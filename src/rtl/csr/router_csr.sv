==> flow/design.v <==
package noc_params;
	localparam MESH_SIZE_X = 16;
	localparam MESH_SIZE_Y = 16;
	localparam DEST_ADDR_SIZE_X = $clog2(MESH_SIZE_X);
	localparam DEST_ADDR_SIZE_Y = $clog2(MESH_SIZE_Y);
	localparam DEST_ADDR_SIZE_L = $clog2(5);
	localparam VC_NUM = 2;
	localparam VC_SIZE = $clog2(VC_NUM);
	localparam FLIT_DATA_SIZE = 128;
	localparam HEAD_PAYLOAD_SIZE = FLIT_DATA_SIZE - (DEST_ADDR_SIZE_X+DEST_ADDR_SIZE_Y+DEST_ADDR_SIZE_L);
	typedef enum logic [3:0] {DLA0, DLA1, DLA2, DLA3, SKIP, NORTH, SOUTH, WEST, EAST} port_t;
	localparam PORT_NUM = 9;
	localparam PORT_SIZE = $clog2(PORT_NUM);
	typedef enum logic [1:0] {HEAD, BODY, TAIL, HEADTAIL} flit_label_t;
	localparam FLIT_TOTAL_SIZE = FLIT_DATA_SIZE + 2;
	typedef struct packed
	{
		logic [DEST_ADDR_SIZE_X-1 : 0] 	x_dest;
		logic [DEST_ADDR_SIZE_Y-1 : 0] 	y_dest;
		logic [DEST_ADDR_SIZE_L-1 : 0] 	l_dest;
		logic [HEAD_PAYLOAD_SIZE-1: 0] 	head_pl;
	} head_data_t;
	typedef struct packed
	{
		flit_label_t			flit_label;
		logic [VC_SIZE-1 : 0] 	vc_id;
		union packed
		{
			head_data_t 		head_data;
			logic [FLIT_DATA_SIZE-1 : 0] bt_pl;
		} data;
	} flit_t;
    typedef struct packed
    {
        flit_label_t flit_label;
        union packed
        {
            head_data_t head_data;
            logic [FLIT_DATA_SIZE-1 : 0] bt_pl;
        } data;
    } flit_novc_t;
endpackage
module router_csr #(
   parameter AWIDTH = 32,
   parameter DWIDTH = 32
) (
   input   logic                i_hclk,
   input   logic                i_hreset,
   input   logic                i_write,
   input   logic                i_read,
   input   logic [AWIDTH-1:0]   i_addr,
   input   logic [DWIDTH-1:0]   i_wdata,
   output  logic [DWIDTH-1:0]   o_rdata,
   output  logic                o_error,
   output  logic                o_ready,
   output logic [31:0] o_router_cfg_0,
   output logic [31:0] o_router_cfg_1,
   output logic [31:0] o_router_cfg_2,
   output logic [31:0] o_router_cfg_3,
   output logic [31:0] o_router_cfg_4,
   output logic [31:0] o_router_cfg_5,
   output logic [31:0] o_router_cfg_6,
   output logic [31:0] o_router_cfg_7,
   input logic [31:0] i_router_sta_0,
   input logic [31:0] i_router_sta_1,
   input logic [31:0] i_router_sta_2,
   input logic [31:0] i_router_sta_3,
   input logic [31:0] i_router_sta_4,
   input logic [31:0] i_router_sta_5,
   input logic [31:0] i_router_sta_6,
   input logic [31:0] i_router_sta_7
);
   typedef enum logic [5:0] {
      DECODE_router_CFG_0,
      DECODE_router_CFG_1,
      DECODE_router_CFG_2,
      DECODE_router_CFG_3,
      DECODE_router_CFG_4,
      DECODE_router_CFG_5,
      DECODE_router_CFG_6,
      DECODE_router_CFG_7,
      DECODE_router_STA_0,
      DECODE_router_STA_1,
      DECODE_router_STA_2,
      DECODE_router_STA_3,
      DECODE_router_STA_4,
      DECODE_router_STA_5,
      DECODE_router_STA_6,
      DECODE_router_STA_7,
      DECODE_NOOP
   } DECODE_T;
   DECODE_T decode;
   assign o_ready = 1'b1;
   always_comb begin
      o_error = 1'b0;
      case ({16'h0,i_addr[15:0]})
         32'h0: decode = DECODE_router_CFG_0;
         32'h4: decode = DECODE_router_CFG_1;
         32'h8: decode = DECODE_router_CFG_2;
         32'hC: decode = DECODE_router_CFG_3;
         32'h10: decode = DECODE_router_CFG_4;
         32'h14: decode = DECODE_router_CFG_5;
         32'h18: decode = DECODE_router_CFG_6;
         32'h1C: decode = DECODE_router_CFG_7;
         32'h20:decode =DECODE_router_STA_0;
         32'h24:decode =DECODE_router_STA_1;
         32'h28:decode =DECODE_router_STA_2;
         32'h2C:decode =DECODE_router_STA_3;
         32'h30:decode =DECODE_router_STA_4;
         32'h34:decode =DECODE_router_STA_5;
         32'h38:decode =DECODE_router_STA_6;
         32'h3C:decode =DECODE_router_STA_7;
         default : begin 
            decode = DECODE_NOOP;
            o_error = 1'b1;
         end
      endcase
   end
   logic [31:0] router_cfg_0_q;
   always_ff @( posedge i_hclk, posedge i_hreset)
      if (i_hreset)
         router_cfg_0_q <= 32'b0;
      else
         if (i_write)
            if (decode == DECODE_router_CFG_0)
               router_cfg_0_q <= i_wdata;
   assign o_router_cfg_0 = router_cfg_0_q[31:0];
   logic [31:0] router_cfg_1_q;
   always_ff @( posedge i_hclk, posedge i_hreset)
      if (i_hreset)
         router_cfg_1_q <= 32'b0;
      else
         if (i_write)
            if (decode == DECODE_router_CFG_1)
               router_cfg_1_q <= i_wdata;
   assign o_router_cfg_1 = router_cfg_1_q[31:0];
   logic [31:0] router_cfg_2_q;
   always_ff @( posedge i_hclk, posedge i_hreset)
      if (i_hreset)
         router_cfg_2_q <= 32'b0;
      else
         if (i_write)
            if (decode == DECODE_router_CFG_2)
               router_cfg_2_q <= i_wdata;
   assign o_router_cfg_2 = router_cfg_2_q[31:0];
   logic [31:0] router_cfg_3_q;
   always_ff @( posedge i_hclk, posedge i_hreset)
      if (i_hreset)
         router_cfg_3_q <= 32'b0;
      else
         if (i_write)
            if (decode == DECODE_router_CFG_3)
               router_cfg_3_q <= i_wdata;
   assign o_router_cfg_3 = router_cfg_3_q[31:0];
   logic [31:0] router_cfg_4_q;
   always_ff @( posedge i_hclk, posedge i_hreset)
      if (i_hreset)
         router_cfg_4_q <= 32'b0;
      else
         if (i_write)
            if (decode == DECODE_router_CFG_4)
               router_cfg_4_q <= i_wdata;
   assign o_router_cfg_4 = router_cfg_4_q[31:0];
   logic [31:0] router_cfg_5_q;
   always_ff @( posedge i_hclk, posedge i_hreset)
      if (i_hreset)
         router_cfg_5_q <= 32'b0;
      else
         if (i_write)
            if (decode == DECODE_router_CFG_5)
               router_cfg_5_q <= i_wdata;
   assign o_router_cfg_5 = router_cfg_5_q[31:0];
   logic [31:0] router_cfg_6_q;
   always_ff @( posedge i_hclk, posedge i_hreset)
      if (i_hreset)
         router_cfg_6_q <= 32'b0;
      else
         if (i_write)
            if (decode == DECODE_router_CFG_6)
               router_cfg_6_q <= i_wdata;
   assign o_router_cfg_6 = router_cfg_6_q[31:0];
   logic [31:0] router_cfg_7_q;
   always_ff @( posedge i_hclk, posedge i_hreset)
      if (i_hreset)
         router_cfg_7_q <= 32'b0;
      else
         if (i_write)
            if (decode == DECODE_router_CFG_7)
               router_cfg_7_q <= i_wdata;
   assign o_router_cfg_7 = router_cfg_7_q[31:0];
   logic [31:0] router_sta_0_q;
   always_ff @( posedge i_hclk, posedge i_hreset)
      if (i_hreset)
         router_sta_0_q <= '0;
      else
         router_sta_0_q <= i_router_sta_0;
   logic [31:0] router_sta_1_q;
   always_ff @( posedge i_hclk, posedge i_hreset)
      if (i_hreset)
         router_sta_1_q <= '0;
      else
         router_sta_1_q <= i_router_sta_1;
   logic [31:0] router_sta_2_q;
   always_ff @( posedge i_hclk, posedge i_hreset)
      if (i_hreset)
         router_sta_2_q <= '0;
      else
         router_sta_2_q <= i_router_sta_2;
   logic [31:0] router_sta_3_q;
   always_ff @( posedge i_hclk, posedge i_hreset)
      if (i_hreset)
         router_sta_3_q <= '0;
      else
         router_sta_3_q <= i_router_sta_3;
   logic [31:0] router_sta_4_q;
   always_ff @( posedge i_hclk, posedge i_hreset)
      if (i_hreset)
         router_sta_4_q <= '0;
      else
         router_sta_4_q <= i_router_sta_4;
   logic [31:0] router_sta_5_q;
   always_ff @( posedge i_hclk, posedge i_hreset)
      if (i_hreset)
         router_sta_5_q <= '0;
      else
         router_sta_5_q <= i_router_sta_5;
   logic [31:0] router_sta_6_q;
   always_ff @( posedge i_hclk, posedge i_hreset)
      if (i_hreset)
         router_sta_6_q <= '0;
      else
         router_sta_6_q <= i_router_sta_6;
   logic [31:0] router_sta_7_q;
   always_ff @( posedge i_hclk, posedge i_hreset)
      if (i_hreset)
         router_sta_7_q <= '0;
      else
         router_sta_7_q <= i_router_sta_7;
   always_comb
      if (i_read)
         case (decode)
            DECODE_router_CFG_0:o_rdata=router_cfg_0_q;
            DECODE_router_CFG_1:o_rdata=router_cfg_1_q;
            DECODE_router_CFG_2:o_rdata=router_cfg_2_q;
            DECODE_router_CFG_3:o_rdata=router_cfg_3_q;
            DECODE_router_CFG_4:o_rdata=router_cfg_4_q;
            DECODE_router_CFG_5:o_rdata=router_cfg_5_q;
            DECODE_router_CFG_6:o_rdata=router_cfg_6_q;
            DECODE_router_CFG_7:o_rdata=router_cfg_7_q;
            DECODE_router_STA_0:o_rdata=router_sta_0_q;
            DECODE_router_STA_1:o_rdata=router_sta_1_q;
            DECODE_router_STA_2:o_rdata=router_sta_2_q;
            DECODE_router_STA_3:o_rdata=router_sta_3_q;
            DECODE_router_STA_4:o_rdata=router_sta_4_q;
            DECODE_router_STA_5:o_rdata=router_sta_5_q;
            DECODE_router_STA_6:o_rdata=router_sta_6_q;
            DECODE_router_STA_7:o_rdata=router_sta_7_q;
            default : o_rdata = '0;
         endcase
      else
         o_rdata = '0;
endmodule
# [Tool chain data of router_csr]
# What the tools print for router_csr, step after step.
# Lines are those of the file above, counted from 1.
# Cell names lack the library's common part.
# Not given: n/a
[inputs] top_module="router_csr" clock_port="i_hclk" library="sky130hd" lib_corner="tt_025C_1v80"

# [After elaboration]
# Source: Yosys, flattened and elaborated, memories not mapped. Widths are those after wreduce. Registers that Yosys merges into a memory's read port (data or address) are not register bits. Print and check cells do not count. Equal cells are merged and count once.
# Memory sizes are those after Yosys's memory passes, which may raise the word count (mostly to a power of two), join words into wider ones and drop unused or constant bits.
[op_classes] eq_ne=15 n_mux=3 reduce_and_logical=10
[op_table] op="32-bit parallel mux with 16-bit select" n=1
[op_table] op="6-bit by 4-bit equality test with 1-bit output with constant B" n=8
[op_table] op="32-bit two-way mux" n=1
[op_table] op="6-bit by 3-bit equality test with 1-bit output with constant B" n=4
[op_table] op="2-bit AND reduction" n=8
[op_table] op="6-bit by 2-bit equality test with 1-bit output with constant B" n=2
[op_table] op="10-bit logical NOT" n=1
[op_table] op="7-bit two-way mux" n=1
[op_table] op="6-bit by 1-bit equality test with 1-bit output with constant B" n=1
[op_table] op="6-bit logical NOT" n=1
[bits] ff_bits=512 romBits=384 mem_count=1 inputBits=324 output_inout_bits=290 wordCells=45
[memory_table] memory="(name not given)" size=64 width=6 rd=1 wr=0 line_no=96 text="case ({16'h0,i_addr[15:0]})"

# [Depth]
# Yosys ltp: most cells in a row. Word level: on the elaborated netlist, between registers, memories and ports. Mapped: between sequential cells and ports; inverters and the memories' decode and read muxes count.
[logic_depth] ltp_word=5 ABC_AREA=0 depth_mapped=10 depth_no_buf=7

# [Mapped cells and area]
# The flow's flattened synthesis, as Yosys stat reports it; memories are mapped. The netlist is that of the ABC_AREA named above (0 if unset); the other value can give another one.
# Totals and module areas in this step are rounded.
[mapped] mapped_cells=1342 mapped_area_um2=20000 seq_area_um2=13000 ff_cells=512 n_buf=96
[by_type] cell_type="dfrtp_1" n=512 area_total_um2=1.28E+04
[by_type] cell_type="mux2_2" n=195 area_total_um2=2.2E+03
[by_type] cell_type="mux2_1" n=65 area_total_um2=731.952
[by_type] cell_type="a22oi_1" n=93 area_total_um2=698.17
[by_type] cell_type="a222oi_1" n=49 area_total_um2=490.47
[by_type] cell_type="buf_2" n=38 area_total_um2=190.182
[by_type] cell_type="mux2i_1" n=18 area_total_um2=180.173
[by_type] cell_type="a31oi_1" n=26 area_total_um2=162.656
[by_type] cell_type="a22o_1" n=18 area_total_um2=157.651
[by_type] cell_type="nor4_4" n=7 area_total_um2=148.893
[by_type] cell_type="nand3_1" n=29 area_total_um2=145.139
[by_type] cell_type="a21oi_1" n=27 area_total_um2=135.13
[by_type] cell_type="nand2_1" n=35 area_total_um2=131.376
[by_type] cell_type="clkbuf_1" n=30 area_total_um2=112.608
[by_type] cell_type="a221oi_1" n=12 area_total_um2=105.101
[by_type] cell_type="a32o_1" n=10 area_total_um2=100.096
[by_type] cell_type="nor4b_4" n=4 area_total_um2=95.091
[by_type] cell_type="buf_4" n=11 area_total_um2=82.579
# Other cell types: 40; their cells: 163.

# [Timing after synthesis]
# OpenSTA on the mapped netlist: ideal clock, no wires. The path of least setup slack (recovery checks aside). Input and output delay are each 20% of the period. Register names are those of the netlist, which keeps one name where synthesis merged equal registers.
[synth_timing] path_type="input to output" start="input i_addr[8]" end="output o_rdata[24]" clock_period_ps=3320 input_delay_ps=664 out_delay_ps=664 launch_ps=664 t_arrival_ps=2568 required_ps=2656 setup_slack_ps=88 delay_ps=1904 stages=9 n_path_buf=3 synth_period_reached_ps=3232
# "delay_ps" = arrival - input delay + setup time.
# At an output port there is no setup time.
# "stages" counts driving pins, that of a launching flip-flop among them; a cell with two outputs on the path counts twice.
# "synth_period_reached_ps" is the clock period less the worst setup slack; recovery checks do not enter. This is arithmetic on one report: input and output delays are still those of the set period (20% each).
# The rows between start and end are the longest chain of elaborated cells between them; the timing report does not say that the signal goes this way. Where chains are equally long, one stands for them.
# Each line given opens the expression or statement behind the cell; cells for indexed reads and writes are added by Yosys, which also makes memories of some case tables.
[synth_via] cell_sequence="or4_1 > buf_6 > buf_6 > nor4_4 > buf_6 > a22oi_1 > nand3_1 > nor2_1 > a21oi_1" elab_chain_len=5 cone_cells=20 classes_between="15 x eq/ne; 3 x mux; 2 x reduce/logical"
[synth_lines] element="start: declaration" line_no=51 text="input   logic [AWIDTH-1:0]   i_addr,"
[synth_lines] element="10-bit logical NOT" line_no=96 text="case ({16'h0,i_addr[15:0]})"
[synth_lines] element="7-bit two-way mux" line_no=96
[synth_lines] element="6-bit by 4-bit equality test with 1-bit output" line_no=241 text="case (decode)"
[synth_lines] element="32-bit parallel mux with 16-bit select" line_no=241
[synth_lines] element="32-bit two-way mux" line_no=240 text="if (i_read)"
[synth_lines] element="end: declaration" line_no=53 text="output  logic [DWIDTH-1:0]   o_rdata,"

# [Path in the finished layout]
# From the final timing report of entry B: the path of least setup slack in the routed layout; clock arrival at registers is part of the times.
# The path's times are printed in steps of 10 ps; the period is the one set.
[layout_timing] path_type="input to output" start="input i_addr[15]" end="output o_rdata[7]" clock_period_ps=3660 input_delay_ps=730 out_delay_ps=730 launch_ps=730 t_arrival_ps=3160 required_ps=2930 setup_slack_ps=-230 stages=13 n_path_buf=7
# The rows between start and end are the longest chain of elaborated cells between them; the timing report does not say that the signal goes this way. Where chains are equally long, one stands for them.
[layout_via] cell_sequence="buf_6 > or4_4 > buf_12 > buf_8 > nor4_4 > buf_4 > buf_6 > buf_6 > a222oi_1 > o211ai_1 > a211oi_2 > nor2_2 > buf_2" elab_chain_len=5 cone_cells=20 classes_between="15 x eq/ne; 3 x mux; 2 x reduce/logical"
[layout_lines] element="start: declaration" line_no=51 text="input   logic [AWIDTH-1:0]   i_addr,"
[layout_lines] element="10-bit logical NOT" line_no=96 text="case ({16'h0,i_addr[15:0]})"
[layout_lines] element="7-bit two-way mux" line_no=96
[layout_lines] element="6-bit by 4-bit equality test with 1-bit output" line_no=241 text="case (decode)"
[layout_lines] element="32-bit parallel mux with 16-bit select" line_no=241
[layout_lines] element="32-bit two-way mux" line_no=240 text="if (i_read)"
[layout_lines] element="end: declaration" line_no=53 text="output  logic [DWIDTH-1:0]   o_rdata,"

Top module router_csr; platform sky130hd; tools Yosys and OpenROAD; 2 stored runs in no particular order. Input and output delays are each 20% of the period that was set; the output load is 0.01 pF.
"achievedPeriod_ps": clock period set for the run, less the worst setup slack. It is reckoned from that one timing run; input and output delays stay at 20% of the period that was set.
"worst_path_ps" means the part of the period allowed to the worst setup path (the constraints hold back 20% at inputs and 20% at outputs) less its slack; where the path has registers, the arrival times of their clocks count too.
By "final_power_uw" is meant OpenSTA's value without simulated activity: inputs other than the clock are taken to toggle once in ten clock periods, and the tool carries that through the logic.
"worst_path_ps" is given in steps of 10 ps.
The results are shown rounded.

[flow] entry A: files
==> flow/run.sh <==
#!/bin/bash
# the make line also repeats the synthesis and layout settings of config.mk as NAME=value (left out here)
make -C /OpenROAD-flow-scripts/flow DESIGN_CONFIG=/design/flow/config.mk WORK_HOME=/design/flow/orfs CLKGATE_MAP_FILE= finish
==> flow/config.mk <==
export PLATFORM = sky130hd
export DESIGN_NAME = router_csr
export DESIGN_NICKNAME = router_csr
export VERILOG_FILES = /design/flow/design.v
export SDC_FILE = /design/flow/constraint.sdc
export NUM_CORES = 4
export LEC_CHECK = 0
export ABC_AREA = 0
export CAP_MARGIN = 20
export CORE_MARGIN = 2
export CORE_UTILIZATION = 63
export GPL_ROUTABILITY_DRIVEN = 0
export MAX_ROUTING_LAYER = met4
export MIN_ROUTING_LAYER = met1
export PLACE_DENSITY = 0.83
export SETUP_SLACK_MARGIN = 0.5
export SLEW_MARGIN = 20
==> flow/constraint.sdc <==
create_clock -name core_clock -period 3.91 [get_ports {i_hclk}]
set_input_delay 0.7820 -clock core_clock [delete_from_list [all_inputs] [get_ports {i_hclk}]]
set_output_delay 0.7820 -clock core_clock [all_outputs]
set_load 0.01 [all_outputs]

[flow] entry A: unfinished; error DPL-0033 in clock tree synthesis

[flow] entry B: files
==> flow/run.sh <==
#!/bin/bash
# the make line also repeats the synthesis and layout settings of config.mk as NAME=value (left out here)
make -C /OpenROAD-flow-scripts/flow DESIGN_CONFIG=/design/flow/config.mk WORK_HOME=/design/flow/orfs CLKGATE_MAP_FILE= finish
==> flow/config.mk <==
export PLATFORM = sky130hd
export DESIGN_NAME = router_csr
export DESIGN_NICKNAME = router_csr
export VERILOG_FILES = /design/flow/design.v
export SDC_FILE = /design/flow/constraint.sdc
export NUM_CORES = 4
export LEC_CHECK = 0
export CAP_MARGIN = 20
export CELL_PAD_IN_SITES_DETAIL_PLACEMENT = 0
export CORE_MARGIN = 3
export CORE_UTILIZATION = 25
export CTS_CLUSTER_SIZE = 91
export MIN_ROUTING_LAYER = met1
export PLACE_DENSITY_LB_ADDON = 0.16
export SLEW_MARGIN = 20
export TNS_END_PERCENT = 85
==> flow/constraint.sdc <==
create_clock -name core_clock -period 3.66 [get_ports {i_hclk}]
set_input_delay 0.7320 -clock core_clock [delete_from_list [all_inputs] [get_ports {i_hclk}]]
set_output_delay 0.7320 -clock core_clock [all_outputs]
set_load 0.01 [all_outputs]

[flow] entry B: metrics
[metrics] ys_area_um2 = 20000
[metrics] total_die_area_um2 = 83000
[metrics] finish.stdcell_area_um2 = 33000
[metrics] util_frac = 0.43
[metrics] worstSetupSlack_ps = -230
[metrics] final_setup_tns_ps = -2800
[metrics] final_power_uw = 13000
[metrics] achievedPeriod_ps = 3891
[metrics] worst_path_ps = 2430
[metrics] worst_path_kind = input to output
